==> flow/design.v <==
module A2D_intf(clk,rst_n,strt_cnv,cnv_cmplt,chnnl,res,a2d_SS_n,SCLK,MOSI,MISO);
  input clk,rst_n;			 
  input strt_cnv;			 
  input [2:0] chnnl;		 
  input MISO;				 
  output [11:0] res;		 
  output cnv_cmplt;			 
  output a2d_SS_n;			 
  output SCLK,MOSI;			 
  wire [15:0] rd_data;		 
  wire [15:0] cmd;
  assign cmd = {2'b00,chnnl,11'h000};		 
  SPI_mstr16 iSPI(.clk(clk),.rst_n(rst_n),.SS_n(a2d_SS_n),.SCLK(SCLK),.MISO(MISO),.MOSI(MOSI),.wrt(strt_cnv),
                  .done(cnv_cmplt),.rd_data(rd_data),.cmd(cmd));
  assign res = ~rd_data[11:0];		 
endmodule
module SPI_mstr16(clk, rst_n, wrt, cmd, done, rd_data, SCLK, SS_n, MOSI, MISO);
input clk, rst_n;
input wrt;  
input [15:0] cmd;
output done;
output [15:0] rd_data;
output SCLK, SS_n, MOSI;
input MISO;
wire SCLK;
reg [4:0] SCLK_counter;
reg [1:0] state; 
localparam idle = 2'b00;
localparam back_porch_start = 2'b01;
localparam transmitting = 2'b10;
localparam back_porch_end = 2'b11;
wire back_porch_time_out;
reg [2:0] back_porch_timer;
reg SS_n;
reg [15:0] MOSI_shifter;
reg [15:0] MISO_shifter;
wire load;
wire shift;
wire MOSI;
reg [3:0] shifter_counter;
reg done;
wire [15:0] rd_data;
always@(posedge clk, negedge rst_n) begin
 if(~rst_n) begin
  back_porch_timer <= 3'b0;
 end
 else if((state == back_porch_start)||(state == back_porch_end))
  back_porch_timer <= back_porch_timer + 1'b1;
 else
  back_porch_timer <= 3'b0;
end 
assign back_porch_time_out = (back_porch_timer == 3'h7);
always@(posedge clk, negedge rst_n) begin
 if(~rst_n) begin
   SS_n <= 1'b1;
 end
 else if (state == back_porch_start) begin
  SS_n <= 1'b0;
 end
 else if ((state == back_porch_end)&&(back_porch_time_out))
  SS_n <= 1'b1;
end
always@(posedge clk, negedge rst_n) begin
 if(~rst_n) begin
  shifter_counter <= 4'h0;
 end
 else if(state == back_porch_start) begin
  shifter_counter <= 4'h0;
 end
 else if((state == transmitting)&&(SCLK_counter == 5'b11111)) begin
  shifter_counter <= shifter_counter + 1'b1;
 end
end
always@(posedge clk, negedge rst_n)begin
 if(~rst_n) begin
  state <= idle;
 end
 else if((wrt)&&(state == idle))
  state <= back_porch_start;
 else if((state == back_porch_start )&&(back_porch_time_out))
  state <= transmitting;
 else if ((state == transmitting)&&(shifter_counter == 4'hf)&&(SCLK))
  state <= back_porch_end;
 else if((state == back_porch_end)&&(back_porch_time_out))
  state <= idle;
end
assign SCLK = SCLK_counter[4];
always@(posedge clk, negedge rst_n)begin
 if (~rst_n) begin
  	SCLK_counter <= 5'b11111;
  end
  else if((state == back_porch_start )&&(back_porch_time_out)) begin
        SCLK_counter <= 5'b0;
  end
  else if (state == transmitting) begin
  	SCLK_counter <= SCLK_counter + 1'b1;
  end
end
always@(posedge clk, negedge rst_n) begin
 if(~rst_n) begin
  MOSI_shifter <= 16'b0; 
 end
 else if(load) begin
  MOSI_shifter <= cmd;
 end
 else if(shift)  
  MOSI_shifter <= {MOSI_shifter[14:0], 1'b0};
end
assign MOSI = MOSI_shifter[15];
assign load = (state == back_porch_start);
assign shift = ((state == transmitting)&&(SCLK_counter == 5'h12));
always@(posedge clk, negedge rst_n) begin
 if(~rst_n) begin
  MISO_shifter <= 16'b0;
 end
 else if ((state == transmitting)&&(SCLK_counter == 5'b01111)) begin
  MISO_shifter <= {MISO_shifter[14:0], MISO}; 
 end
end
always@(posedge clk, negedge rst_n) begin
 if(~rst_n) begin
   done <= 1'b0;
 end
 else if(wrt) begin
   done<= 1'b0;
 end
 else if((state == back_porch_end)&&(back_porch_timer == 3'b100)) begin
   done <= 1'b1;
 end 
end
assign rd_data = MISO_shifter;
endmodule
Step by step through the tools: A2D_intf:

The steps from the RTL of A2D_intf to its reports follow in flow order.
Line numbers count from 1 in the design file above.
Operators: Yosys type, input widths -> output width; for muxes data width and select width s.
A cell with n/a has no value.

* design top: A2D_intf
* clock port: clk
* standard-cell library: sky130hd
* timing corner: tt_025C_1v80

Word level:

Yosys after proc, flatten, opt, wreduce and memory -nomap, before mapping. Memory bits, and registers merged into a memory's read port (data or address), are not among the register bits. Print and check cells are not counted. Equal cells are merged and count once.

* ROM bits: 0
* input bits: 7
* clocked read ports x word width: 0
* register bits after elaboration: 44
* bits in latches: 0
* memories kept: 0
* word-level cells: 53
* RAM bits: 0

* $mul: 0
* $add $sub $neg: 3
* mux-type cells: 15
* bitwise operators: 1
* divide/modulo/power cells: 0
* reduce/logical cells: 17
* equality and inequality tests: 9
* order comparisons: 0
* shift operators: 0

Operator list (count)
* $mux 16: 2
* $not 12->12: 1
* $reduce_bool 2->1: 5
* $eq 5x5->1 const B: 2
* $mux 5: 2
* $logic_and 1x1->1: 9
* $mux 4: 2
* $mux 2: 4
* $eq 3x3->1 const B: 2
* $add 5x1->5 const B: 1
* $eq 5x4->1 const B: 1
* $eq 2x2->1 const B: 2
* $add 4x1->4 const B: 1
* $eq 4x4->1 const B: 1
* $reduce_bool 4->1: 1
* $mux 1: 4
* $add 3x1->3 const B: 1
* $mux 3: 1
* $eq 2x1->1 const B: 1
* $logic_not 2->1: 1
* $logic_or 1x1->1: 1

Depth:

Yosys ltp: most cells in a row. Word level: on the elaborated netlist, between registers, memories and ports. Mapped: between sequential cells and ports; inverters and the memories' decode and read muxes count.

* depth after elaboration: 6
* ABC_AREA: 0
* gate-level depth with buffers: 7
* depth with buffers taken out: 6

Synthesis result:

Yosys stat after the flow's synthesis: flattened, memories mapped to cells. It holds for the ABC_AREA given above (unset counts as 0); a run with the other value may have another netlist.
Totals and module areas in this step are rounded.

Cell types (count)
* sky130_fd_sc_hd__dfrtp_1: 28
* sky130_fd_sc_hd__dfstp_2: 7
* sky130_fd_sc_hd__ha_1: 8
* sky130_fd_sc_hd__nand2_1: 19
* sky130_fd_sc_hd__inv_1: 18
* sky130_fd_sc_hd__o21ai_1: 11
* sky130_fd_sc_hd__nor2_1: 12
* sky130_fd_sc_hd__a21oi_1: 8
* sky130_fd_sc_hd__xor2_1: 4
* sky130_fd_sc_hd__nor2b_1: 5
* sky130_fd_sc_hd__nand3_1: 6
* sky130_fd_sc_hd__mux2_1: 2
* sky130_fd_sc_hd__a221o_1: 2
* sky130_fd_sc_hd__buf_2: 4
* sky130_fd_sc_hd__o21ai_0: 4
* sky130_fd_sc_hd__a22o_1: 2
* sky130_fd_sc_hd__a2111oi_2: 1
* sky130_fd_sc_hd__and3_1: 2

Not listed: further types 14, cells in them 14.

* chip area (Yosys): 1600 um^2
* buffers: 5
* cells in the netlist: 157
* flip-flop cells: 35
* sequential area: 885 um^2

The figures by module come from a second, unflattened synthesis with its own total; it is not the netlist above.

* cell total of the unflattened synthesis: 204
* area total of the unflattened synthesis: 2390 um^2

Rows give one instance, submodules left out.

Modules
* SPI_mstr16: times used 1, area 2340 um^2, sequential area 1260 um^2, cells 191
* A2D_intf: times used 1, area 48.8 um^2, sequential area 0.0 um^2, cells 13

Worst setup path after synthesis:

OpenSTA on the mapped netlist: ideal clock, no wires. The path of least setup slack (recovery checks aside). Input and output delay are each 20% of the period. Register names are those of the netlist, which keeps one name where synthesis merged equal registers.

* path kind: register to register
* start point: register iSPI.SCLK_counter[0]
* end point: register iSPI.shifter_counter[3]
* period: 2.59 ns
* slack: 0.912 ns
* data arrival time: 1.600 ns
* buffers on the path: 0
* setup time: 0.077 ns
* launch time at the first pin: 0.000 ns
* driving pins on the path: 7
* delay of the path: 1.677 ns
* required time: 2.513 ns
* synthesis period reached: 1.678 ns

"delay of the path" = arrival - input delay + setup time.
"driving pins on the path" counts driving pins, that of a launching flip-flop among them; a cell with two outputs on the path counts twice.
"synthesis period reached" is the clock period less the worst setup slack; recovery checks do not enter. This is arithmetic on one report: input and output delays are still those of the set period (20% each).
The rows between start and end are the longest chain of elaborated cells between them; the timing report does not say that the signal goes this way. Where chains are equally long, one stands for them.
A line is the first line of the expression or statement that the cell stems from. Yosys adds cells for indexed reads and writes and turns some case tables into memories.
At most two assigning lines are given for a register; there are more.

* path through: sky130_fd_sc_hd__dfstp_2 > sky130_fd_sc_hd__ha_1 > sky130_fd_sc_hd__and3_2 > sky130_fd_sc_hd__ha_1 > sky130_fd_sc_hd__nand2_1 > sky130_fd_sc_hd__or3_1 > sky130_fd_sc_hd__a21oi_1
* length of the longest elaborated chain: 4

Ends and longest elaborated chain, after synthesis
* from (decl): RTL line 26 `reg [4:0] SCLK_counter;`
* from (assign): RTL line 90 `SCLK_counter <= 5'b11111;`
* from (assign): RTL line 96 `SCLK_counter <= SCLK_counter + 1'b1;`
* $eq 5x5->1: RTL line 70 `else if((state == transmitting)&&(SCLK_counter == 5'b11111)) begin`
* $logic_and 1x1->1: RTL line 70
* $mux 4: RTL line 70
* $mux 4: RTL line 67 `else if(state == back_porch_start) begin`
* to (assign): RTL line 68 `shifter_counter <= 4'h0;`
* to (assign): RTL line 71 `shifter_counter <= shifter_counter + 1'b1;`
* to (decl): RTL line 40 `reg [3:0] shifter_counter;`

Worst path after layout:

Path of least setup slack in the final report of flow run 1 (OpenROAD, finished layout, wires in). Where an end is a register, its clock arrival counts in the times.

* path kind: register to output
* start point: register iSPI.SCLK_counter[4]
* end point: output SCLK
* launch time at the first pin: 0.34 ns
* driving pins on the path: 2
* required time: 2.09 ns
* data arrival time: 1.47 ns
* slack: 0.61 ns
* buffers on the path: 1
* period: 2.61 ns

At most two assigning lines are given for a register; there are more.

* path through: sky130_fd_sc_hd__dfstp_2 > sky130_fd_sc_hd__clkdlybuf4s50_1
* length of the longest elaborated chain: 0

Ends and longest elaborated chain, after layout
* from (decl): RTL line 26 `reg [4:0] SCLK_counter;`
* from (assign): RTL line 90 `SCLK_counter <= 5'b11111;`
* from (assign): RTL line 96 `SCLK_counter <= SCLK_counter + 1'b1;`
* to (decl): RTL line 9 `output SCLK,MOSI;`

## Implementation results

Measured data: module A2D_intf, platform sky130hd, 2 stored runs of the flow under differing settings, order arbitrary. Input and output delays are each 20% of the period that was set; the output load is 0.01 pF.
"clock period achieved" means the clock period less the worst setup slack. The figure is calculated, with input and output delays left at 20% of the set period.
"allowed time less slack (worst setup path)" is the time allowed to the run's worst setup path (the clock period less input and output delay, where it has them) less its slack. Clock arrival times count: a late capture clock shortens it, a late launch clock lengthens it.
"total power of the final layout": no workload was simulated; the value follows from the tool's default switching activity.
Measured values are rounded.

### Flow run 1

Settings: `period_ns=2.61`, `CORE_UTILIZATION=54`, `CELL_PAD_IN_SITES_GLOBAL_PLACEMENT=1`, `CELL_PAD_IN_SITES_DETAIL_PLACEMENT=1`, `ABC_AREA=0`, `GPL_TIMING_DRIVEN=1`, `CTS_CLUSTER_SIZE=26`, `CTS_CLUSTER_DIAMETER=305`, `CAP_MARGIN=20`, `CORE_MARGIN=2`, `SLEW_MARGIN=20`

- Total die area: 3420 um^2
- Worst hold slack after layout: 0.465 ns
- Allowed time less slack (worst setup path): 1.47 ns
- Class of the worst setup path: register to output
- Utilization of the finished layout: 68.2 %
- Standard-cell area after layout: 1900 um^2
- Post-synthesis cell area: 1600 um^2
- Clock period achieved: 1.997 ns
- Total negative setup slack: 0.000 ns
- Total power of the final layout: 1560 uW
- Lowest setup slack: 0.613 ns

### Flow run 2

Settings: `period_ns=2.58`, `CORE_UTILIZATION=24`, `SETUP_SLACK_MARGIN=0.71`, `PLACE_DENSITY_LB_ADDON=0.1`, `CORE_ASPECT_RATIO=0.56`, `CELL_PAD_IN_SITES_GLOBAL_PLACEMENT=3`, `CELL_PAD_IN_SITES_DETAIL_PLACEMENT=1`, `TNS_END_PERCENT=50`, `ABC_AREA=0`, `MIN_ROUTING_LAYER=met2`, `MAX_ROUTING_LAYER=met5`, `CAP_MARGIN=20`, `CORE_MARGIN=2`, `SLEW_MARGIN=20`

- Clock period achieved: 1.882 ns
- Post-synthesis cell area: 1600 um^2
- Total power of the final layout: 1920 uW
- Allowed time less slack (worst setup path): 1.88 ns
- Class of the worst setup path: register to register
- Total negative setup slack: 0.000 ns
- Total die area: 7370 um^2
- Standard-cell area after layout: 2090 um^2
- Utilization of the finished layout: 32.2 %
- Worst hold slack after layout: 0.469 ns
- Lowest setup slack: 0.698 ns
