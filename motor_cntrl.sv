==> flow/design.v <==
module motor_cntrl(clk, rst_n, lft, rht, fwd_lft, rev_lft, fwd_rht, rev_rht);
input [10:0] lft, rht;
input clk, rst_n;
output logic fwd_lft, rev_lft, fwd_rht, rev_rht;
logic sign_lft, sign_rht, dir_lft, dir_rht;
logic [9:0] abs_lft, abs_rht;
reg [10:0] left, right;
reg [9:0] cnt;
always@(posedge clk, negedge rst_n)
  if(~rst_n)
	cnt<=10'b0;
  else 
	cnt<=cnt+1'b1;
always@(posedge clk, negedge rst_n)
  begin
    if(~rst_n) begin
      left<= 11'b0;
      right<= 11'b0;
     end
    else if(cnt == 10'b11_1111_1110) begin
      left<= lft;
      right<=rht;
     end
  end
assign sign_lft = lft[10];
assign sign_rht = rht[10];
assign abs_lft = !sign_lft ? lft[9:0] : (left[10:0]== 11'b100_0000_0000) ? 10'b11_1111_1111 : (~left[9:0] + 1'b1);
assign abs_rht = !sign_rht ? rht[9:0] :(right[10:0] == 11'b100_0000_0000) ? 10'b11_1111_1111 : (~right[9:0] + 1'b1);
pwm iLEFT(.duty(abs_lft), .PWM_sig(dir_lft), .clk(clk), .rst_n(rst_n));
pwm iRIGHT(.duty(abs_rht), .PWM_sig(dir_rht), .clk(clk), .rst_n(rst_n));
assign fwd_lft =  (~rst_n) ? 1 : ((lft == 11'h000) ? 1:((sign_lft) ? 0 : dir_lft));
assign rev_lft =  (~rst_n) ? 1 : ((lft == 11'h000) ? 1:((!sign_lft) ?  0: dir_lft));
assign fwd_rht =  (~rst_n) ? 1 : ((rht == 11'h000) ? 1:((sign_rht) ? 0 : dir_rht));
assign rev_rht =  (~rst_n) ? 1 : ((rht == 11'h000) ? 1:((!sign_rht) ?  0 : dir_rht));
endmodule
module pwm(PWM_sig, duty, clk, rst_n);
output reg PWM_sig;
input [9:0] duty;
input clk, rst_n;
reg [9:0] cnt;
wire d, set, reset;
assign set = &cnt;
assign reset = (cnt == duty);
assign d =
	(set)? 1:
	(reset)? 0:
	PWM_sig;
always @(posedge clk, negedge rst_n)
    if(!rst_n)
	PWM_sig <= 1'b1;
    else
	PWM_sig <= d;
always @(posedge clk, negedge rst_n)
	if(!rst_n)
		cnt <= 10'b0;
	else
		cnt <= cnt + 1'b1;
endmodule
Reports on motor_cntrl:

Tool output for the design above, in the order of the flow.
Line numbers count from 1 in the design file above.
Cell names lack the library's common part.
A cell with n/a has no value.

* top module: motor_cntrl
* clock port: clk
* library: sky130hd
* corner: tt_025C_1v80

Word level:

Yosys after proc, flatten, opt, wreduce and memory -nomap, before mapping. Memory bits, and registers merged into a memory's read port (data or address), are not among the register bits. Print and check cells are not counted. Equal cells are merged and count once.

* register bits: 54
* bits in read-only memories: 0
* word width x clocked read ports: 0
* memories: 0
* RAM bits: 0
* output and inout bits: 4
* latch bits: 0
* input bits: 24

* eq/ne operators: 5
* $mul: 0
* div/mod/pow operators: 0
* add/sub/neg operators: 5
* order comparisons: 0
* mux-type cells: 20
* shift operators: 0
* bitwise gates (word level): 2
* reductions and logical operators: 6

Operator list (number)
* 10-bit by 1-bit adder with 10-bit output (second input constant): 5
* 10-bit two-way mux: 4
* 11-bit equality test (second input constant): 2
* 11-bit zero test: 2
* 10-bit equality test: 2
* 10-bit NOT: 2
* 10-bit AND reduction: 2
* 1-bit two-way mux: 16
* 10-bit equality test (second input constant): 1
* 2-bit nonzero test: 2

Longest topological paths:

Depth = most cells in a row (Yosys ltp): at word level without a register or memory, in the mapped netlist without a sequential cell, where the memories' decode and read muxes count.

* word-level depth: 7
* ABC_AREA: 0
* mapped depth: 10
* mapped depth without buffers: 9

Synthesis result:

Yosys stat after the flow's synthesis: flattened, memories mapped to cells. It holds for the ABC_AREA given above (unset counts as 0); a run with the other value may have another netlist.

Cell types
* dfrtp_1: number 52, total area 1.3E+03 um^2
* xnor2_1: number 32, total area 280.269 um^2
* mux2_2: number 20, total area 225.216 um^2
* xor2_1: number 18, total area 157.651 um^2
* nand2_1: number 24, total area 90.086 um^2
* nand3_1: number 16, total area 80.077 um^2
* o21ai_0: number 16, total area 80.077 um^2
* ha_1: number 6, total area 75.072 um^2
* inv_1: number 20, total area 75.072 um^2
* nor2_1: number 18, total area 67.565 um^2
* nor3_1: number 13, total area 65.062 um^2
* nor4_1: number 10, total area 62.56 um^2
* mux2i_1: number 6, total area 60.058 um^2
* dfstp_2: number 2, total area 52.55 um^2
* a31oi_1: number 7, total area 43.792 um^2
* and3_1: number 7, total area 43.792 um^2
* nand4_1: number 6, total area 37.536 um^2
* nand2b_1: number 5, total area 31.28 um^2

Other cell types: 34; their cells: 59.

* sequential area: 1353.8 um^2
* chip area (Yosys): 3284.4 um^2
* buffers: 11
* cells in the netlist: 337
* flip-flop cells: 54

By module: a second synthesis without flattening, with its own total; a netlist apart from the flattened one above.

* cells (unflattened synthesis): 270
* area total of the unflattened synthesis: 3042.9 um^2

Rows give one instance, submodules left out.

Modules
* motor_cntrl: sequential area 800.8 um^2, area 1926.8 um^2, instances 1, cells 172
* pwm: sequential area 276.5 um^2, area 558.0 um^2, instances 2, cells 49

Path before layout:

Source: OpenSTA report_checks on the synthesized netlist (no wires, ideal clock, input and output delay 20% of the period each), path of least setup slack; recovery checks are left aside. Register names are those of the netlist, which keeps one name where synthesis merged equal registers.

* path type: input -> output
* start: input rht[10]
* end: output fwd_rht
* external output delay: 0.840 ns
* data required time: 3.360 ns
* input delay: 0.840 ns
* period: 4.2 ns
* slack: 1.526 ns
* stages: 5
* delay of the path: 0.994 ns
* arrival time: 1.834 ns
* time at the first pin: 0.840 ns
* synthesis period reached: 2.674 ns

"delay of the path" = arrival - input delay + setup time.
A path that ends at an output port has no setup time.
"stages": output pins that drive a net of the path, with the launching flip-flop's if there is one; two outputs of one cell count as two.
"synthesis period reached" is the clock period less the worst setup slack; recovery checks do not enter. This is arithmetic on one report: input and output delays are still those of the set period (20% each).
The rows between start and end are the longest chain of elaborated cells between them; the timing report does not say that the signal goes this way. Where chains are equally long, one stands for them.
Each line given opens the expression or statement behind the cell; cells for indexed reads and writes are added by Yosys, which also makes memories of some case tables.

* path through: clkbuf_1 clkbuf_1 nor4_1 a31oi_1 o21ai_0
* cells in the longest elaborated chain: 3
* elaborated cells on any way between the ends: 4
* classes of those cells: mux (3); reduce/logical (1)

RTL lines, path post-synthesis
* from (decl): RTL line 2 `input [10:0] lft, rht;`
* 1-bit two-way mux (3 in a row): RTL line 33 `assign fwd_rht =  (~rst_n) ? 1 : ((rht == 11'h000) ? 1:((sign_rht) ? 0 : dir_rht));`
* to (decl): RTL line 4 `output logic fwd_lft, rev_lft, fwd_rht, rev_rht;`

Path in the finished layout:

From the final timing report of flow run 1: the path of least setup slack in the routed layout; clock arrival at registers is part of the times.

* path type: input -> output
* start: input lft[1]
* end: output rev_lft
* slack: 0.69 ns
* data required time: 2.63 ns
* external output delay: 0.66 ns
* arrival time: 1.94 ns
* input delay: 0.66 ns
* stages: 5
* period: 3.29 ns
* time at the first pin: 0.66 ns

The rows between start and end are the longest chain of elaborated cells between them; the timing report does not say that the signal goes this way. Where chains are equally long, one stands for them.

* path through: clkdlybuf4s50_1 nor4_2 a31oi_2 nand2_1 dlygate4sd2_1
* cells in the longest elaborated chain: 3
* elaborated cells on any way between the ends: 3
* classes of those cells: mux (2); reduce/logical (1)

RTL lines, path post-layout
* from (decl): RTL line 2 `input [10:0] lft, rht;`
* 11-bit zero test: RTL line 32 `assign rev_lft =  (~rst_n) ? 1 : ((lft == 11'h000) ? 1:((!sign_lft) ?  0: dir_lft));`
* 1-bit two-way mux (2 in a row): RTL line 32
* to (decl): RTL line 4 `output logic fwd_lft, rev_lft, fwd_rht, rev_rht;`

Stored flow runs of motor_cntrl (2 of them; Yosys, OpenROAD, sky130hd). They differ in their settings and are not a sequence. Constraints: input delay and output delay 20% of the set period each, output load 0.01 pF.
"clock period achieved": clock period set for the run, less the worst setup slack. It is reckoned from that one timing run; input and output delays stay at 20% of the period that was set.
"time used up by the worst setup path" is the time allowed to the run's worst setup path (the clock period less input and output delay, where it has them) less its slack. Clock arrival times count: a late capture clock shortens it, a late launch clock lengthens it.
"power" is the tool's figure for a default switching activity; nothing was simulated.

### Flow run 1

Settings: `period_ns=3.29`, `CORE_UTILIZATION=69`, `SETUP_SLACK_MARGIN=0.63`, `PLACE_DENSITY_LB_ADDON=0.22`, `CORE_ASPECT_RATIO=0.51`, `GPL_ROUTABILITY_DRIVEN=1`, `CTS_CLUSTER_SIZE=34`, `CAP_MARGIN=20`, `CORE_MARGIN=2`, `SLEW_MARGIN=20`

- Clock period achieved: 2.597 ns
- Total negative setup slack: 0.000 ns
- Chip area after synthesis (Yosys): 3284.4 um^2
- Lowest hold slack: 0.474 ns
- Power: 1.302 mW
- Final design utilization: 0.858
- Worst setup slack after layout: 0.693 ns
- Die area: 5359.5 um^2
- Time used up by the worst setup path: 1.28 ns
- Worst path kind: input -> output
- Standard-cell area after routing: 3814.9 um^2

### Flow run 2

Settings: `period_ns=3.5`, `CORE_UTILIZATION=27`, `SETUP_SLACK_MARGIN=0.65`, `PLACE_DENSITY_LB_ADDON=0.19`, `CORE_ASPECT_RATIO=0.66`, `CORE_MARGIN=9`, `CELL_PAD_IN_SITES_DETAIL_PLACEMENT=1`, `CTS_CLUSTER_SIZE=10`, `SLEW_MARGIN=5`, `MIN_ROUTING_LAYER=met2`, `MAX_ROUTING_LAYER=met5`, `CAP_MARGIN=20`

- Clock period achieved: 2.767 ns
- Total negative setup slack: 0.000 ns
- Chip area after synthesis (Yosys): 3284.4 um^2
- Lowest hold slack: 0.470 ns
- Power: 1.294 mW
- Final design utilization: 0.338
- Worst setup slack after layout: 0.733 ns
- Die area: 16544.6 um^2
- Time used up by the worst setup path: 1.37 ns
- Worst path kind: input -> output
- Standard-cell area after routing: 3983.8 um^2
